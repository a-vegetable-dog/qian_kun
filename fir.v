==> flow/design.v <==
module fir (
input [15:0] signal,
input clk, 
output [15:0] out,
output [15:0] f1,
output [31:0] f2,f3,f4,
output [15:0] fo1
);
parameter signed[15:0] A0 = 16'b1_1111_11111110111; 
parameter signed[15:0] A1 = 16'b1_1111_11111110101; 
parameter signed[15:0] A2 = 16'b1_1111_11111110110; 
parameter signed[15:0] A3 = 16'b0_0000_00000010010;
parameter signed[15:0] A4 = 16'b0_0000_00001011010;
parameter signed[15:0] A5 = 16'b0_0000_00011001101;
parameter signed[15:0] A6 = 16'b0_0000_00101000111;
parameter signed[15:0] A7 = 16'b0_0000_00110010111;
parameter signed[15:0] A8 = 16'b0_0000_00110010111;
parameter signed[15:0] A9 = 16'b0_0000_00101000111;
parameter signed[15:0] A10 = 16'b0_0000_00011001101;
parameter signed[15:0] A11 = 16'b0_0000_00001011010;
parameter signed[15:0] A12 = 16'b0_0000_00000010010;
parameter signed[15:0] A13 = 16'b1_1111_11111110110;
parameter signed[15:0] A14 = 16'b1_1111_11111110101;
parameter signed[15:0] A15 = 16'b1_1111_11111110111;
wire [15:0] fix;
fixed f(.data(signal),.fixed(fix));
reg signed[15:0] d0,d1,d2,d3,d4,d5,d6,d7,d8,d9,d10,d11,d12,d13,d14,d15;
reg signed[31:0] p0,p1,p2,p3,p4,p5,p6,p7,p8,p9,p10,p11,p12,p13,p14,p15;
wire [15:0] o1,o2,o3,o4,o5,o6,o7;
initial begin
d0=16'd0; d1=16'd0; d2=16'd0; d3=16'd0; d4=16'd0; d5=16'd0; d6=16'd0; d7=16'd0; d8=16'd0; d9=16'd0; d10=16'd0; d11=16'd0; d12=16'd0; d13=16'd0; d14=16'd0; d15=16'd0;
p0=16'd0;p1=16'd0;p2=16'd0;p3=16'd0;p4=16'd0;p5=16'd0;p6=16'd0;p7=16'd0;p8=16'd0;p9=16'd0;p10=16'd0;p11=16'd0;p12=16'd0;p13=16'd0;p14=16'd0;p15=16'd0;
end
always@(posedge clk)
begin
  d0<=fix;
  d1<=d0;
  d2<=d1;
  d3<=d2;
  d4<=d3;
  d5<=d4;
  d6<=d5;
  d7<=d6;
  d8<=d7;
  d9<=d8;
  d10<=d9;
  d11<=d10;
  d12<=d11;
  d13<=d12;
  d14<=d13;
  d15<=d14;
end
always@(negedge clk)
begin
  p0<=A0*d0;
  p1<=A1*d1;
  p2<=A2*d2;
  p3<=A3*d3;
  p4<=A4*d4;
  p5<=A5*d5;
  p6<=A6*d6;
  p7<=A7*d7;
  p8<=A8*d8;
  p9<=A9*d9;
  p10<=A10*d10;
  p11<=A11*d11;
  p12<=A12*d12;
  p13<=A13*d13;
  p14<=A14*d14;
  p15<=A15*d15;
end
assign o1=p0[26:11]+p1[26:11]+p2[26:11]; 
assign o2=p3[26:11]+p4[26:11]+p5[26:11];
assign o3=p6[26:11]+p7[26:11]+p8[26:11];
assign o4=p9[26:11]+p10[26:11]+p11[26:11];
assign o5=p12[26:11]+p13[26:11]+p14[26:11];
assign o6=o1+o2+o3;
assign o7=o4+o5+p15[26:11];
assign out=o6+o7;
assign f1=d0;
assign f2=p0;
assign f3=p1;
assign f4=p2;
assign fo1=o1;
endmodule
module fixed(
input [15:0] data,
output [15:0] fixed
);
wire sign,expo_sign;
wire [3:0] expo_value;
wire [9:0] value;
reg [14:0] fixed_value,v_abs;
assign sign = data[15];
assign expo_sign = data[14];
assign expo_value =data[13:10];
assign value = data[9:0];
initial begin
  fixed_value<=15'b0;
end
always @ (*) begin
  if(data==16'b0) fixed_value<=0;
  else begin
    if(expo_value==0) fixed_value<={4'b0001,value,1'b0};
    else if(expo_sign) 
            fixed_value<={1'b1,value}<<(expo_value-1);
        else 
            fixed_value<={1'b1,value}>>(expo_value-1);
end
end
always @(*)
begin
  if(sign)
  v_abs=(fixed_value^16'hFFFF)+1;
  else v_abs=fixed_value;
end
assign fixed={sign,v_abs};
endmodule
# Step by step through the tools: fir
# The steps from the RTL of fir to its reports follow in flow order.
# Line numbers count from 1 in the design file above.
# Not given: n/a
dict set report inputs {
  top {fir}
  clock_port {clk}
  library {sky130hd}
  corner {tt_025C_1v80}
}

# After elaboration
# Yosys after proc, flatten, opt, wreduce and memory -nomap, before mapping. Enables and synchronous resets that opt folds into registers are not counted as muxes. Memory bits, and registers merged into a memory's read port (data or address), are not among the register bits. Print and check cells are not counted. Equal cells are merged and count once.
dict set report word_totals {
  ff_bits 633
  input_bits 17
  output_inout_bits 144
  elab_cells 74
}
dict set report op_classes {
  addsub 17
  mul 16
  shifts 2
  mux 4
  logic 1
  n_reduce_logical 2
}
# op count
set ops {}
lappend ops {{multiplier 10 x 16 -> 26 bit (first input constant)} 4}
lappend ops {{multiplier 5 x 16 -> 21 bit (first input constant)} 6}
lappend ops {{multiplier 9 x 16 -> 25 bit (first input constant)} 2}
lappend ops {{multiplier 7 x 16 -> 23 bit (first input constant)} 2}
lappend ops {{multiplier 4 x 16 -> 20 bit (first input constant)} 2}
lappend ops {{adder 16 bit} 8}
lappend ops {{two-way mux 15 bit} 4}
lappend ops {{left shift 11 x 32 -> 15 bit} 1}
lappend ops {{>> shifter 11 x 32 -> 15 bit} 1}
lappend ops {{adder 15 x 14 -> 16 bit} 1}
lappend ops {{adder 15 x 15 -> 16 bit} 1}
lappend ops {{logical NOT 16 bit} 1}
lappend ops {{adder 14 x 14 -> 15 bit} 1}
lappend ops {{adder 15 x 1 -> 15 bit (second input constant)} 1}
lappend ops {{NOT 15 bit} 1}
lappend ops {{adder 11 x 13 -> 14 bit} 1}
lappend ops {{adder 12 x 10 -> 13 bit} 1}
lappend ops {{adder 11 x 10 -> 12 bit} 1}
lappend ops {{adder 10 x 10 -> 11 bit} 1}
lappend ops {{subtractor 4 x 1 -> 5 bit (second input constant)} 1}
lappend ops {{logical NOT 4 bit} 1}

# Longest topological paths
# Longest topological path by Yosys (ltp), each cell counted once; first at word level (registers and memories cut), then after technology mapping (sequential cells cut; the memories' decode and read muxes count).
dict set report logic_depth {
  word_depth 8
  abc_area 0
  depth_mapped 35
  depth_no_buf 35
}

# After synthesis
# Yosys stat after the flow's synthesis: flattened, memories mapped to cells. It holds for the ABC_AREA given above (unset counts as 0); a run with the other value may have another netlist.
# The area totals of this step are shown rounded.
# cell_type count type_area_um2
set by_type {}
lappend by_type {sky130_fd_sc_hd__ha_1 968 1.21E+04}
lappend by_type {sky130_fd_sc_hd__fa_1 584 1.17E+04}
lappend by_type {sky130_fd_sc_hd__dfxtp_1 484 9.69E+03}
lappend by_type {sky130_fd_sc_hd__inv_1 1232 4.62E+03}
lappend by_type {sky130_fd_sc_hd__xnor2_1 239 2.09E+03}
lappend by_type {sky130_fd_sc_hd__nor2_1 192 720.691}
lappend by_type {sky130_fd_sc_hd__xor2_1 79 691.914}
lappend by_type {sky130_fd_sc_hd__a21oi_1 135 675.648}
lappend by_type {sky130_fd_sc_hd__o21ai_0 117 585.562}
lappend by_type {sky130_fd_sc_hd__nand2_1 109 409.142}
lappend by_type {sky130_fd_sc_hd__a21o_1 50 375.36}
lappend by_type {sky130_fd_sc_hd__o21a_1 47 352.838}
lappend by_type {sky130_fd_sc_hd__nor3_1 64 320.307}
lappend by_type {sky130_fd_sc_hd__nand3_1 59 295.283}
lappend by_type {sky130_fd_sc_hd__buf_4 39 292.781}
lappend by_type {sky130_fd_sc_hd__mux2_2 25 281.52}
lappend by_type {sky130_fd_sc_hd__a31oi_1 29 181.424}
lappend by_type {sky130_fd_sc_hd__and2_1 29 181.424}
# Not listed: further types 62, cells in them 382.
dict set report mapped {
  cell_count 4863
  area_um2 49000
  seq_area_um2 9700
  ff_cells 484
  buf_cells 63
}
# The figures by module come from a second, unflattened synthesis with its own total; it is not the netlist above.
dict set report unflattened {
  cells_unflattened 4859
  hier_area_um2 49000
}
# Each row is one instance without its submodules.
# module n_inst cells area_um2 mod_seq_area_um2
set modules {}
lappend modules {fir 1 4600 47000 9700}
lappend modules {fixed 1 259 1800 0.0}

# Record of 2 stored runs of the RTL-to-layout flow on fir, platform sky130hd. The runs are unordered. Constraints: input delay and output delay 20% of the set period each, output load 0.01 pF.
# The results are shown rounded.
run="run 1" settings period_ns=26.3 CORE_UTILIZATION=69 CELL_PAD_IN_SITES_DETAIL_PLACEMENT=1 ABC_AREA=0 GPL_TIMING_DRIVEN=0 CTS_CLUSTER_DIAMETER=118 CAP_MARGIN=10 MIN_ROUTING_LAYER="met2" CORE_MARGIN=2 SLEW_MARGIN=20
run="run 1" outcome="did not finish, placement stopped with DPL-0033"
run="run 2" settings period_ns=34.0 CORE_UTILIZATION=58 PLACE_DENSITY_LB_ADDON=0.02 HOLD_SLACK_MARGIN=-0.01 CORE_ASPECT_RATIO=1.14 GPL_TIMING_DRIVEN=0 CTS_CLUSTER_SIZE=47 CAP_MARGIN=0 MIN_ROUTING_LAYER="met1" MAX_ROUTING_LAYER="met4" CORE_MARGIN=2 SLEW_MARGIN=20
run="run 2" results final_hold_ws_ns=0.37 yosys_chip_area_um2=49000 setup_tns_ns=0.000 ws_setup_ns=0.61 layout_utilization_frac=0.65 die_footprint_um2=86000 finish.stdcell_area_um2=54000
